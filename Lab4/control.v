==> flow/design.v <==
module control(clk_100hz, rst_n, sw_en, pause, clear, time_sec_h, time_sec_l, time_msec_h, time_msec_l, time_out);
    input clk_100hz;
    input rst_n;
    input sw_en;
    input pause;
    input clear;
    output reg [2:0] time_sec_h;
    output reg [3:0] time_sec_l;
    output reg [3:0] time_msec_h;
    output reg [3:0] time_msec_l;
    output reg time_out;
    reg [2:0] time_sec_h_cp;
    reg [3:0] time_sec_l_cp;
    reg [3:0] time_msec_h_cp;
    reg [3:0] time_msec_l_cp;
    reg [2:0] time_sec_h_nxt;
    reg [3:0] time_sec_l_nxt;
    reg [3:0] time_msec_h_nxt;
    reg [3:0] time_msec_l_nxt;
    always@(posedge clk_100hz or negedge rst_n) begin
        if(!rst_n)
            time_msec_l <= 4'b0;
        else if(!pause)
            time_msec_l <= time_msec_l_nxt;
    end
    always@(posedge clk_100hz or negedge rst_n) begin
        if(!rst_n)
            time_msec_h <= 4'b0;
        else if(!pause)
            time_msec_h <= time_msec_h_nxt;
    end
    always@(posedge clk_100hz or negedge rst_n) begin
        if(!rst_n)
            time_sec_l <= 4'b0;
        else if(!pause)
            time_sec_l <= time_sec_l_nxt;
    end
    always@(posedge clk_100hz or negedge rst_n) begin
        if(!rst_n)
            time_sec_h <= 4'b0;
        else if(!pause)
            time_sec_h <= time_sec_h_nxt;
    end
    always@(posedge clk_100hz or negedge rst_n) begin
        if(!rst_n)
            time_msec_l_cp <= 4'b0;
        else
            time_msec_l_cp <= time_msec_l_nxt;
    end
    always@(posedge clk_100hz or negedge rst_n) begin
        if(!rst_n)
            time_msec_h_cp <= 4'b0;
        else
            time_msec_h_cp <= time_msec_h_nxt;
    end
    always@(posedge clk_100hz or negedge rst_n) begin
        if(!rst_n)
            time_sec_l_cp <= 4'b0;
        else
            time_sec_l_cp <= time_sec_l_nxt;
    end
    always@(posedge clk_100hz or negedge rst_n) begin
        if(!rst_n)
            time_sec_h_cp <= 4'b0;
        else
            time_sec_h_cp <= time_sec_h_nxt;
    end
    assign fresh_msec_l = (time_msec_l_cp == 4'd9)? 1:0;
    always@(*) begin
        if(sw_en) begin
            if(fresh_msec_l | clear)
                time_msec_l_nxt = 4'b0;
            else
                time_msec_l_nxt = time_msec_l_cp + 1'b1;
        end
        else
            time_msec_l_nxt = time_msec_l_cp;
    end
    assign fresh_msec_h = (time_msec_h_cp == 4'd9 & fresh_msec_l)? 1:0;
    always@(*) begin
        if(sw_en) begin
            if(fresh_msec_h | clear)
                time_msec_h_nxt = 4'b0;
            else if(fresh_msec_l)
                time_msec_h_nxt = time_msec_h_cp + 1'b1;
            else
                time_msec_h_nxt = time_msec_h_cp;
        end
        else
            time_msec_h_nxt = time_msec_h_cp;
    end
    assign fresh_sec_l = (time_sec_l_cp == 4'd9 & fresh_msec_h)? 1:0;
    always@(*) begin
        if(sw_en) begin
            if(fresh_sec_l | clear)
                time_sec_l_nxt = 4'b0;
            else if(fresh_msec_h)
                time_sec_l_nxt = time_sec_l_cp + 1'b1;
            else
                time_sec_l_nxt = time_sec_l_cp;
        end
        else
            time_sec_l_nxt = time_sec_l_cp;
    end
    assign fresh_sec_h = (time_sec_h_cp == 3'd5 & fresh_sec_l)? 1:0;
    always@(*) begin
        if(sw_en) begin
            if(fresh_sec_h | clear)
                time_sec_h_nxt = 4'b0;
            else if(fresh_sec_l)
                time_sec_h_nxt = time_sec_h_cp + 1'b1;
            else
                time_sec_h_nxt = time_sec_h_cp;
        end
        else
            time_sec_h_nxt = time_sec_h_cp;
    end
    assign toggle = (fresh_sec_h | ((time_msec_l_nxt == 4'b0) & (time_msec_h_nxt == 4'b0) & (time_sec_l_nxt == 4'b0) & (time_sec_h_nxt == 3'd3)))? 1:0;
    always@(posedge clk_100hz or negedge rst_n) begin
        if(!rst_n)
            time_out = 1'b0;
        else if(clear)
            time_out = 1'b0;
        else if(toggle)
            time_out <= ~time_out;
        else
            time_out <= time_out;
    end
endmodule
== From RTL to reports: control ==
Tool output for the design above, in the order of the flow.
Line numbers count from 1 in the design file above.
Operators carry their Yosys type and port widths (W data, S select, Z words).
A cell with n/a has no value.

* Top: control
* Clock port: clk_100hz
* Standard-cell library: sky130hd
* Timing corner: tt_025C_1v80

== Word-level counts ==
Yosys after proc, flatten, opt, wreduce and memory -nomap, before mapping. Memory bits, and registers merged into a memory's read port (data or address), are not among the register bits. Print and check cells are not counted. Equal cells are merged and count once.

* Bits in registers: 31
* Input bits: 5
* Memory bits (writable): 0
* Latch bits: 0
* Clocked read ports x word width: 0
* Output and inout bits: 16
* Memory cells: 0
* Word-level cells: 52
* ROM bits: 0

* Multiply operators: 0
* Equal/unequal tests: 5
* $lt $le $gt $ge: 0
* Reductions and logical operators: 4
* Bitwise gates (word level): 12
* Add/sub/neg operators: 4
* Shift-type cells: 0
* Muxes and demuxes: 18
* Div/mod/pow operators: 0

{| class="wikitable"
|+ Operators by type and width
! cell !! number
|-
| $mux W4 || 8
|-
| $add A4 B1 Y4 const B || 3
|-
| $eq A4 B4 Y1 const B || 3
|-
| $logic_not A4 Y1 || 3
|-
| $mux W3 || 3
|-
| $mux W1 || 7
|-
| $and A1 B1 Y1 || 6
|-
| $or A1 B1 Y1 || 5
|-
| $add A3 B1 Y3 const B || 1
|-
| $eq A3 B2 Y1 const B || 1
|-
| $eq A3 B3 Y1 const B || 1
|-
| $reduce_bool A2 Y1 || 1
|-
| $not A1 Y1 || 1
|}

== Logic depth ==
Depth = most cells in a row (Yosys ltp): at word level without a register or memory, in the mapped netlist without a sequential cell, where the memories' decode and read muxes count.

* Word-level depth: 17
* ABC_AREA: 0
* Depth in mapped cells: 10
* Depth with buffers taken out: 9

== Netlist ==
Yosys stat after the flow's synthesis: flattened, memories mapped to cells. It holds for the ABC_AREA given above (unset counts as 0); a run with the other value may have another netlist.

* Flip-flop cells: 31
* Mapped cells: 155
* Buffer cells: 7
* Area of sequential cells: 0.0007757 mm²
* Cell area after synthesis: 0.0017016 mm²

{| class="wikitable"
|+ Cells by type
! cell !! number !! total area (µm²)
|-
| sky130_fd_sc_hd__dfrtp_1 || 31 || 775.744
|-
| sky130_fd_sc_hd__mux2_2 || 13 || 146.39
|-
| sky130_fd_sc_hd__ha_1 || 8 || 100.096
|-
| sky130_fd_sc_hd__o21ai_0 || 10 || 50.048
|-
| sky130_fd_sc_hd__nand2_1 || 9 || 33.782
|-
| sky130_fd_sc_hd__nor2_1 || 9 || 33.782
|-
| sky130_fd_sc_hd__a21oi_1 || 6 || 30.029
|-
| sky130_fd_sc_hd__and3b_1 || 3 || 26.275
|-
| sky130_fd_sc_hd__inv_1 || 7 || 26.275
|-
| sky130_fd_sc_hd__nand4b_4 || 1 || 23.773
|-
| sky130_fd_sc_hd__o31ai_1 || 3 || 22.522
|-
| sky130_fd_sc_hd__mux2i_1 || 2 || 20.019
|-
| sky130_fd_sc_hd__and3_1 || 3 || 18.768
|-
| sky130_fd_sc_hd__and4_1 || 2 || 17.517
|-
| sky130_fd_sc_hd__nand4b_1 || 2 || 17.517
|-
| sky130_fd_sc_hd__a21oi_4 || 1 || 16.266
|-
| sky130_fd_sc_hd__nor3_4 || 1 || 16.266
|-
| sky130_fd_sc_hd__nor3_1 || 3 || 15.014
|}

Other cell types: 34; their cells: 41.

== Path before layout ==
OpenSTA on the mapped netlist: ideal clock, no wires. The path of least setup slack (recovery checks aside). Input and output delay are each 20% of the period. Register names are those of the netlist, which keeps one name where synthesis merged equal registers.

* Path type: input to register
* Start point: input port sw_en
* End point: register time_out
* Data arrival time: 2050 ps
* Launch time at the first pin: 760 ps
* Clock period: 3800 ps
* Library setup time: 122 ps
* Setup slack: 1628 ps
* Input delay: 760 ps
* Path delay: 1412 ps
* Stages on the path: 8
* Required time: 3678 ps
* Buffers on the path: 1
* Period reached after synthesis: 2172 ps

"path delay" is the arrival time less input delay plus setup time.
"stages on the path": output pins that drive a net of the path, with the launching flip-flop's if there is one; two outputs of one cell count as two.
"period reached after synthesis" is the clock period less the worst setup slack; recovery checks do not enter. This is arithmetic on one report: input and output delays are still those of the set period (20% each).
At most two assigning lines are given for a register; there are more.

* Cells stage by stage: sky130_fd_sc_hd__nand4b_4 sky130_fd_sc_hd__buf_6 sky130_fd_sc_hd__or4_4 sky130_fd_sc_hd__a21oi_4 sky130_fd_sc_hd__nor3_2 sky130_fd_sc_hd__and3_1 sky130_fd_sc_hd__mux2i_1 sky130_fd_sc_hd__nand2_1
* Elaborated cells on any way between the ends: 16
* Source lines of those cells: 7
* Those cells by class: eq/ne: 1; mux: 7; logic: 4; reduce/logical: 4

{| class="wikitable"
|+ Ends and longest elaborated chain, after synthesis
! what !! line !! RTL
|-
| start: declaration || 4 || <nowiki>input sw_en;</nowiki>
|-
| end: assignment || 125 || <nowiki>time_out <= ~time_out;</nowiki>
|-
| end: assignment || 127 || <nowiki>time_out <= time_out;</nowiki>
|-
| end: declaration || 11 || <nowiki>output reg time_out;</nowiki>
|}

Chain of elaborated cells between the ends: none given.
Some nets on the timed path still bear RTL names; the line given drives or declares the net.

{| class="wikitable"
|+ Nets with RTL names, path after synthesis
! net !! line !! RTL
|-
| time_sec_l_nxt[0] || 94 || <nowiki>if(sw_en) begin</nowiki>
|}

== Timing after layout ==
From the final timing report of entry A: the path of least setup slack in the routed layout; clock arrival at registers is part of the times.
The path's times are printed in steps of 10 ps; the period is the one set.

* Path type: register to register
* Start point: register time_msec_l_cp[1]
* End point: register time_out
* Data arrival time: 2570 ps
* Launch time at the first pin: 280 ps
* Setup slack: 150 ps
* Buffers on the path: 1
* Required time: 2720 ps
* Clock period: 2540 ps
* Stages on the path: 11
* Library setup time: 110 ps

At most two assigning lines are given for a register; there are more.

* Cells stage by stage: sky130_fd_sc_hd__dfrtp_1 sky130_fd_sc_hd__inv_1 sky130_fd_sc_hd__ha_1 sky130_fd_sc_hd__buf_4 sky130_fd_sc_hd__nand4b_4 sky130_fd_sc_hd__or4_1 sky130_fd_sc_hd__a21oi_2 sky130_fd_sc_hd__nor3_2 sky130_fd_sc_hd__and3_1 sky130_fd_sc_hd__mux2i_1 sky130_fd_sc_hd__nand2_1
* Elaborated cells on any way between the ends: 36
* Source lines of those cells: 19
* Those cells by class: add/sub: 1; eq/ne: 2; mux: 18; logic: 11; reduce/logical: 4

{| class="wikitable"
|+ Ends and longest elaborated chain, after layout
! what !! line !! RTL
|-
| start: declaration || 15 || <nowiki>reg [3:0] time_msec_l_cp;</nowiki>
|-
| start: assignment || 46 || <nowiki>time_msec_l_cp <= 4'b0;</nowiki>
|-
| start: assignment || 48 || <nowiki>time_msec_l_cp <= time_msec_l_nxt;</nowiki>
|-
| end: assignment || 125 || <nowiki>time_out <= ~time_out;</nowiki>
|-
| end: assignment || 127 || <nowiki>time_out <= time_out;</nowiki>
|-
| end: declaration || 11 || <nowiki>output reg time_out;</nowiki>
|}

Chain of elaborated cells between the ends: none given.
Some nets on the timed path still bear RTL names; the line given drives or declares the net.

{| class="wikitable"
|+ Nets with RTL names, path after layout
! net !! line !! RTL
|-
| time_msec_h_nxt[2] || 81 || <nowiki>if(sw_en) begin</nowiki>
|}

Appendix: measured runs

Flow measurements of control on sky130hd: 2 stored runs with different settings, listed in no order. Input and output delays are each 20% of the period that was set; the output load is 0.01 pF.
"period achieved" = clock period - worst setup slack. The figure is calculated, with input and output delays left at 20% of the set period.
"allowed time less slack (worst setup path)" is the time allowed to the run's worst setup path (the clock period less input and output delay, where it has them) less its slack. Clock arrival times count: a late capture clock shortens it, a late launch clock lengthens it.
"allowed time less slack (worst setup path)" is known to 10 ps.

=== Entry A ===
{| class="wikitable"
! Setting !! Value
|-
| period_ns || 2.54
|-
| CORE_UTILIZATION || 60
|-
| SETUP_SLACK_MARGIN || 0.01
|-
| PLACE_DENSITY_LB_ADDON || 0.14
|-
| CORE_ASPECT_RATIO || 1.7
|-
| CORE_MARGIN || 8
|-
| ABC_AREA || 0
|-
| GPL_ROUTABILITY_DRIVEN || 1
|-
| SLEW_MARGIN || 30
|-
| MIN_ROUTING_LAYER || met2
|-
| MAX_ROUTING_LAYER || met5
|-
| CAP_MARGIN || 20
|-
! Result !! Value
|-
| Yosys chip area after synthesis || 0.0017016 mm²
|-
| Die footprint || 0.0048566 mm²
|-
| Final design utilization || 0.797
|-
| Setup slack of the critical path || 154 ps
|-
| Total negative setup slack || 0 ps
|-
| Period achieved || 2386 ps
|-
| Allowed time less slack (worst setup path) || 2390 ps
|-
| Worst setup path kind || register to register
|}

=== Entry B ===
{| class="wikitable"
! Setting !! Value
|-
| period_ns || 1.38
|-
| CORE_UTILIZATION || 22
|-
| PLACE_DENSITY_LB_ADDON || 0.11
|-
| CELL_PAD_IN_SITES_GLOBAL_PLACEMENT || 2
|-
| ABC_AREA || 1
|-
| GPL_TIMING_DRIVEN || 0
|-
| GPL_ROUTABILITY_DRIVEN || 1
|-
| CTS_CLUSTER_SIZE || 47
|-
| SLEW_MARGIN || 5
|-
| CAP_MARGIN || 20
|-
| CORE_MARGIN || 2
|-
! Result !! Value
|-
| Yosys chip area after synthesis || 0.0016441 mm²
|-
| Die footprint || 0.0081803 mm²
|-
| Final design utilization || 0.354
|-
| Setup slack of the critical path || -521 ps
|-
| Total negative setup slack || -4035 ps
|-
| Period achieved || 1901 ps
|-
| Allowed time less slack (worst setup path) || 1900 ps
|-
| Worst setup path kind || register to register
|}
