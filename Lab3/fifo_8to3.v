==> flow/design.v <==
`timescale 1ns/1ns
module fifo
   (clk,rst_n,w_en,data_w,r_en,data_r,full,empty,half_full,overflow);
input   clk;
input   rst_n;
input   w_en;
input   r_en;
input   [8 - 1 : 0] data_w;
output   full;
output   empty;
output   half_full;
output   overflow;
output   [8 - 1 : 0]   data_r;
localparam [2:0] STATE0 = 3'b000,
                  STATE1 = 3'b001,
                  STATE2 = 3'b010,
                  STATE3 = 3'b011,
                  STATE4 = 3'b100,
                  STATE5 = 3'b101,
                  STATE6 = 3'b110,
                  STATE7 = 3'b111;
reg [2:0] state, state_nxt;
reg  [4 : 0] wr_ptr;   
reg  [4 : 0] rd_ptr;
reg  [4 : 0] rd_ptr_nxt;
wire [4 : 0] rd_ptr_minus1;
assign  rd_ptr_minus1 = rd_ptr[4 : 0] - 1'b1;
reg        overflow;
reg   [8 - 1 : 0]   data_r;
reg   [8 - 1 : 0]   data_r_nxt;
wire  [8 - 1 : 0]   data_in;
reg [8 - 1 : 0] fifo_mem [0 : 16 - 1];   
always @(posedge clk)
if(w_en & ~full)
   fifo_mem[wr_ptr[4 - 1 : 0]] <= data_w;  
else
   fifo_mem[wr_ptr[4 - 1 : 0]] <= fifo_mem[wr_ptr[4 - 1 : 0]];
always @(posedge clk or negedge rst_n)
begin
   if(!rst_n) begin
      rd_ptr <= 5'b00000;
   end
   else
      rd_ptr <= rd_ptr_nxt;
end
always @(posedge clk or negedge rst_n)
if(!rst_n)
   wr_ptr <= 'b0;
else if(w_en & ~full)
   wr_ptr <= wr_ptr + 1'b1;
else
   wr_ptr <= wr_ptr;
always @(posedge clk or negedge rst_n)
begin
   if(!rst_n) begin
      data_r <= 3'b000;
   end
   else
      data_r <= data_r_nxt;
end
always @(*)
begin
   case(state)
   STATE0:
      if(r_en & !empty)
      begin
         state_nxt = STATE1;
         data_r_nxt = fifo_mem[rd_ptr[3:0]][2:0];
         rd_ptr_nxt = rd_ptr;
      end
      else
      begin
         state_nxt = STATE0;
         data_r_nxt = data_r;
         rd_ptr_nxt = rd_ptr;
      end
   STATE1:
      if(r_en & !empty)
      begin
         state_nxt = STATE2;
         data_r_nxt = fifo_mem[rd_ptr[3:0]][5:3];
         rd_ptr_nxt = rd_ptr + 1'b1;
      end
      else
      begin
         state_nxt = STATE1;
         data_r_nxt = data_r;
         rd_ptr_nxt = rd_ptr;
      end
   STATE2:
      if(r_en & !empty)
      begin
         state_nxt = STATE3;
         data_r_nxt = {fifo_mem[rd_ptr[3:0]][0] ,fifo_mem[rd_ptr_minus1[3:0]][7:6]};
         rd_ptr_nxt = rd_ptr;
      end
      else
      begin
         state_nxt = STATE2;
         data_r_nxt = data_r;
         rd_ptr_nxt = rd_ptr;
      end
   STATE3:
      if(r_en & !empty)
      begin
         state_nxt = STATE4;
         data_r_nxt = fifo_mem[rd_ptr[3:0]][3:1];
         rd_ptr_nxt = rd_ptr;
      end
      else
      begin
         state_nxt = STATE3;
         data_r_nxt = data_r;
         rd_ptr_nxt = rd_ptr;
      end
   STATE4:
      if(r_en & !empty)
      begin
         state_nxt = STATE5;
         data_r_nxt = fifo_mem[rd_ptr[3:0]][6:4];
         rd_ptr_nxt = rd_ptr + 1'b1;
      end
      else
      begin
         state_nxt = STATE4;
         data_r_nxt = data_r;
         rd_ptr_nxt = rd_ptr;
      end
   STATE5:
      if(r_en & !empty)
      begin
         state_nxt = STATE6;
         data_r_nxt = {fifo_mem[rd_ptr[3:0]][1:0], fifo_mem[rd_ptr_minus1[3:0]][7]};
         rd_ptr_nxt = rd_ptr;
      end
      else
      begin
         state_nxt = STATE5;
         data_r_nxt = data_r;
         rd_ptr_nxt = rd_ptr;
      end
   STATE6:
      if(r_en & !empty)
      begin
         state_nxt = STATE7;
         data_r_nxt = fifo_mem[rd_ptr[3:0]][4:2];
         rd_ptr_nxt = rd_ptr;
      end
      else
      begin
         state_nxt = STATE6;
         data_r_nxt = data_r;
         rd_ptr_nxt = rd_ptr;
      end
   STATE7:
      if(r_en & !empty)
      begin
         state_nxt = STATE0;
         data_r_nxt = fifo_mem[rd_ptr[3:0]][7:5];
         rd_ptr_nxt = rd_ptr + 1'b1;
      end
      else
      begin
         state_nxt = STATE7;
         data_r_nxt = data_r;
         rd_ptr_nxt = rd_ptr;
      end
   default:state_nxt = 3'b000;
   endcase
end
always @(posedge clk or negedge rst_n)
begin
   if(!rst_n) begin
      state <= 3'b000;
   end
   else
      state <= state_nxt;
end
assign  empty = (rd_ptr[4 : 0] == wr_ptr[4 : 0]);
assign  full = ((rd_ptr[4] == ~wr_ptr[4]) && (rd_ptr[4 - 1 : 0] == wr_ptr[4 - 1 : 0]));
assign  half_full = ((rd_ptr[4 - 1] == ~wr_ptr[4 - 1]) && (rd_ptr[4 - 2 : 0] == wr_ptr[4 - 2 : 0]));
always @(posedge clk or negedge rst_n)
if(!rst_n)
   overflow <= 1'b0;
else
   overflow <= full & w_en;
endmodule 
# Tool chain data of fifo
# The steps from the RTL of fifo to its reports follow in flow order.
# Lines are those of the file above, counted from 1.
# Operators: Yosys type, input widths -> output width; for muxes data width and select width s.
design:
  design: "fifo"
  clk_port: "clk"
  lib: "sky130hd"
  pvt_corner: "tt_025C_1v80"

# Word-level counts
# Source: Yosys, flattened and elaborated, memories not mapped. Widths are those after wreduce. Registers that Yosys merges into a memory's read port (data or address) are not register bits. Print and check cells do not count.
# Memory sizes are those after Yosys's memory passes, which may raise the word count (mostly to a power of two), join words into wider ones and drop unused or constant bits.
bits:
  regBits: 22
  mem_bits_rw: 128
  n_memories: 1
  input_bits: 12
  output_inout_bits: 12
  elab_cells: 73
memory_table:
  columns: ["name", "words", "width", "rd", "wr", "line_no", "text"]
  rows:
  - ["fifo_mem", 16, 8, 2, 1, 32, "reg [8 - 1 : 0] fifo_mem [0 : 16 - 1];"]
classes:
  n_addsub: 3
  n_eq: 22
  n_mux: 25
  n_logic: 8
  reduce_logical: 9
op_table:
  columns: ["cell", "n"]
  rows:
  - ["$mux 8", 11]
  - ["$pmux 8 s8", 1]
  - ["$pmux 3 s8", 1]
  - ["$ne 2x2->1 const B", 8]
  - ["$eq 3x3->1 const B", 4]
  - ["$add 5x1->5 const B", 2]
  - ["$mux 5", 2]
  - ["$reduce_and 8->1", 1]
  - ["$eq 3x2->1 const B", 2]
  - ["$mux 3", 2]
  - ["$mux 1", 6]
  - ["$eq 5x5->1", 1]
  - ["$reduce_or 5->1", 1]
  - ["$not 1->1", 4]
  - ["$reduce_and 2->1", 2]
  - ["$sub 4x1->4 const B", 1]
  - ["$eq 4x4->1", 1]
  - ["$mux 2", 2]
  - ["$and 1x1->1", 3]
  - ["$eq 3x1->1 const B", 1]
  - ["$eq 3x3->1", 1]
  - ["$logic_not 3->1", 1]
  - ["$reduce_or 3->1", 1]
  - ["$eq 1x1->1", 2]
  - ["$logic_and 1x1->1", 2]
  - ["$ne 2x1->1 const B", 1]
  - ["$ne 1x1->1 const B", 1]
  - ["$or 1x1->1", 1]
  - ["$logic_not 1->1", 1]

# Longest topological paths
# Depth = most cells in a row (Yosys ltp): at word level without a register or memory, in the mapped netlist without a sequential cell, where the memories' decode and read muxes count.
logic_depth:
  ltp_word: 8
  ABC_AREA: 0
  depth_mapped: 12
  mapped_depth_nobuf: 8

# After synthesis
# Yosys stat after the flow's synthesis: flattened, memories mapped to cells. It holds for the ABC_AREA given above (unset counts as 0); a run with the other value may have another netlist.
# The area totals of this step are shown rounded.
mapped:
  cells: 384
  yosys_area_um2: 6600
  seq_area_um2: 4400
  ffs: 150
  n_buf: 24
by_type:
  columns: ["type", "n", "type_area_um2"]
  rows:
  - ["sky130_fd_sc_hd__edfxtp_1", 128, 3.84E+03]
  - ["sky130_fd_sc_hd__mux4_2", 31, 698.17]
  - ["sky130_fd_sc_hd__dfrtp_1", 21, 525.504]
  - ["sky130_fd_sc_hd__mux2i_1", 30, 300.288]
  - ["sky130_fd_sc_hd__xnor2_1", 14, 122.618]
  - ["sky130_fd_sc_hd__ha_1", 6, 75.072]
  - ["sky130_fd_sc_hd__and2_1", 11, 68.816]
  - ["sky130_fd_sc_hd__mux2_2", 6, 67.565]
  - ["sky130_fd_sc_hd__nand2_1", 16, 60.058]
  - ["sky130_fd_sc_hd__buf_4", 7, 52.55]
  - ["sky130_fd_sc_hd__inv_1", 14, 52.55]
  - ["sky130_fd_sc_hd__mux4_1", 2, 52.55]
  - ["sky130_fd_sc_hd__o21ai_0", 10, 50.048]
  - ["sky130_fd_sc_hd__a221oi_1", 4, 35.034]
  - ["sky130_fd_sc_hd__buf_6", 3, 33.782]
  - ["sky130_fd_sc_hd__nand2b_1", 5, 31.28]
  - ["sky130_fd_sc_hd__a221oi_2", 2, 30.029]
  - ["sky130_fd_sc_hd__buf_2", 6, 30.029]
# Not listed: further types 32, cells in them 68.

# Path before layout
# Path of least setup slack by OpenSTA after synthesis, without wires, with an ideal clock, recovery checks aside; 20% of the period is set as input and as output delay. Where synthesis merged equal registers, the netlist keeps one of their names.
synth_timing:
  path_type: "register -> register"
  startpoint: "register rd_ptr[1]"
  endpoint: "register data_r[0]"
  tclk_ns: 4.04
  setup_time_ns: 0.130
  launch_ns: 0.000
  arrival_ns: 2.946
  required_time_ns: 3.910
  setup_slack_ns: 0.964
  path_delay_ns: 3.076
  driving_pins: 12
  n_path_buf: 4
  synth_period_reached_ns: 3.076
# "path_delay_ns" = arrival - input delay + setup time.
# "driving_pins": output pins that drive a net of the path, with the launching flip-flop's if there is one; two outputs of one cell count as two.
# "synth_period_reached_ns" = period - worst setup slack (recovery checks aside). The figure is calculated, with input and output delays left at 20% of the set period.
# The rows between start and end are the longest chain of elaborated cells between them; the timing report does not say that the signal goes this way. Where chains are equally long, one stands for them.
# A line is the first line of the expression or statement that the cell stems from. Yosys adds cells for indexed reads and writes and turns some case tables into memories.
synth_via:
  cell_sequence: "sky130_fd_sc_hd__dfrtp_1 -> sky130_fd_sc_hd__buf_2 -> sky130_fd_sc_hd__buf_1 -> sky130_fd_sc_hd__inv_2 -> sky130_fd_sc_hd__ha_1 -> sky130_fd_sc_hd__buf_6 -> sky130_fd_sc_hd__buf_6 -> sky130_fd_sc_hd__mux4_2 -> sky130_fd_sc_hd__mux4_2 -> sky130_fd_sc_hd__a22o_1 -> sky130_fd_sc_hd__a221oi_2 -> sky130_fd_sc_hd__a31oi_1"
  elab_chain_cells: 5
  cells_between: 23
  cone_classes: "1 x add/sub; 9 x eq/ne; 9 x mux; 1 x logic; 2 x reduce/logical; 1 x memory"
synth_lines:
  columns: ["item", "line_no", "text"]
  rows:
  - ["start, declared", 24, "reg  [4 : 0] rd_ptr;"]
  - ["start, assigned", 41, "rd_ptr <= 5'b00000;"]
  - ["start, assigned", 44, "rd_ptr <= rd_ptr_nxt;"]
  - ["$eq 5x5->1", 179, "assign  empty = (rd_ptr[4 : 0] == wr_ptr[4 : 0]);"]
  - ["$logic_not 1->1", 156, "if(r_en & !empty)"]
  - ["$and 1x1->1", 156, null]
  - ["$mux 8", 156, null]
  - ["$pmux 8 s8", 63, "case(state)"]
  - ["end, assigned", 56, "data_r <= 3'b000;"]
  - ["end, assigned", 59, "data_r <= data_r_nxt;"]
  - ["end, declared", 13, "output   [8 - 1 : 0]   data_r;"]
# Nets of the timed path that keep an RTL name, with a line that drives or declares them; the list need not be complete.
synth_named_nets:
  columns: ["net", "line_no"]
  rows:
  - ["rd_ptr_nxt[1]", 63]

# Path in the finished layout
# From the final timing report of entry A: the path of least setup slack in the routed layout; clock arrival at registers is part of the times.
layout_timing:
  path_type: "register -> register"
  startpoint: "register rd_ptr[0]"
  endpoint: "register data_r[0]"
  tclk_ns: 2.29
  setup_time_ns: 0.12
  launch_ns: 0.41
  arrival_ns: 2.78
  required_time_ns: 2.59
  setup_slack_ns: -0.18
  driving_pins: 8
  n_path_buf: 0
layout_via:
  cell_sequence: "sky130_fd_sc_hd__dfrtp_2 -> sky130_fd_sc_hd__inv_8 -> sky130_fd_sc_hd__ha_4 -> sky130_fd_sc_hd__mux4_2 -> sky130_fd_sc_hd__mux4_2 -> sky130_fd_sc_hd__a22o_1 -> sky130_fd_sc_hd__a221oi_2 -> sky130_fd_sc_hd__a31oi_1"
  cells_between: 23
  cone_classes: "1 x add/sub; 9 x eq/ne; 9 x mux; 1 x logic; 2 x reduce/logical; 1 x memory"
layout_lines:
  columns: ["item", "line_no", "text"]
  rows:
  - ["start, declared", 24, "reg  [4 : 0] rd_ptr;"]
  - ["start, assigned", 41, "rd_ptr <= 5'b00000;"]
  - ["start, assigned", 44, "rd_ptr <= rd_ptr_nxt;"]
  - ["end, assigned", 56, "data_r <= 3'b000;"]
  - ["end, assigned", 59, "data_r <= data_r_nxt;"]
  - ["end, declared", 13, "output   [8 - 1 : 0]   data_r;"]
# No chain of elaborated cells between the ends is given.
# Nets of the timed path that keep an RTL name, with a line that drives or declares them; the list need not be complete.
layout_named_nets:
  columns: ["net", "line_no", "text"]
  rows:
  - ["rd_ptr_minus1[0]", 27, "assign  rd_ptr_minus1 = rd_ptr[4 : 0] - 1'b1;"]
  - ["rd_ptr_nxt[1]", 63, "case(state)"]

# Measured results for fifo: 2 stored runs of the Yosys and OpenROAD flow on sky130hd. The settings differ; the order carries no meaning. The constraints put input and output delay at 20% of the set period each and load the outputs with 0.01 pF.
# "period_reached_ns" = clock period - worst setup slack. The figure is calculated, with input and output delays left at 20% of the set period.
# By "worst_setup_path_time_ns" is meant the share of the clock period that the worst setup path is allowed (20% is reserved at inputs, 20% at outputs), minus its slack. Clock arrival times at its registers enter into it.
# "fin_power_uw": no workload was simulated; the value follows from the tool's default switching activity.
# Measured values are rounded.
runs:
  - name: "entry A"
    settings:
      period_ns: 2.29
      CORE_UTILIZATION: 30
      SETUP_SLACK_MARGIN: 0.15
      PLACE_DENSITY_LB_ADDON: 0.29
      HOLD_SLACK_MARGIN: 0.29
      CELL_PAD_IN_SITES_DETAIL_PLACEMENT: 1
      GPL_TIMING_DRIVEN: 1
      CAP_MARGIN: 40
      SLEW_MARGIN: 10
      MAX_ROUTING_LAYER: "met5"
      CORE_MARGIN: 2
    results:
      worst_setup_path_time_ns: 2.47
      worst_setup_path_type: "register -> register"
      fin_power_uw: 7600
      final_setup_ws_ns: -0.18
      period_reached_ns: 2.472
      stdcell_area_um2: 8700
      final_die_area_um2: 23000
      setup_tns_ns: -0.51
      synth_area_um2: 6600
      final_util_pct: 40
  - name: "entry B"
    settings:
      period_ns: 3.18
      CORE_UTILIZATION: 70
      PLACE_DENSITY_LB_ADDON: 0.16
      CORE_ASPECT_RATIO: 1.02
      CORE_MARGIN: 5
      CELL_PAD_IN_SITES_DETAIL_PLACEMENT: 0
      CTS_CLUSTER_SIZE: 73
      CTS_CLUSTER_DIAMETER: 71
      CAP_MARGIN: 0
      MIN_ROUTING_LAYER: "met2"
      MAX_ROUTING_LAYER: "met5"
      SLEW_MARGIN: 20
    results:
      worst_setup_path_time_ns: 2.37
      worst_setup_path_type: "register -> output"
      fin_power_uw: 5000
      final_setup_ws_ns: 0.17
      period_reached_ns: 3.010
      stdcell_area_um2: 7500
      final_die_area_um2: 11000
      setup_tns_ns: 0.000
      synth_area_um2: 6600
      final_util_pct: 82
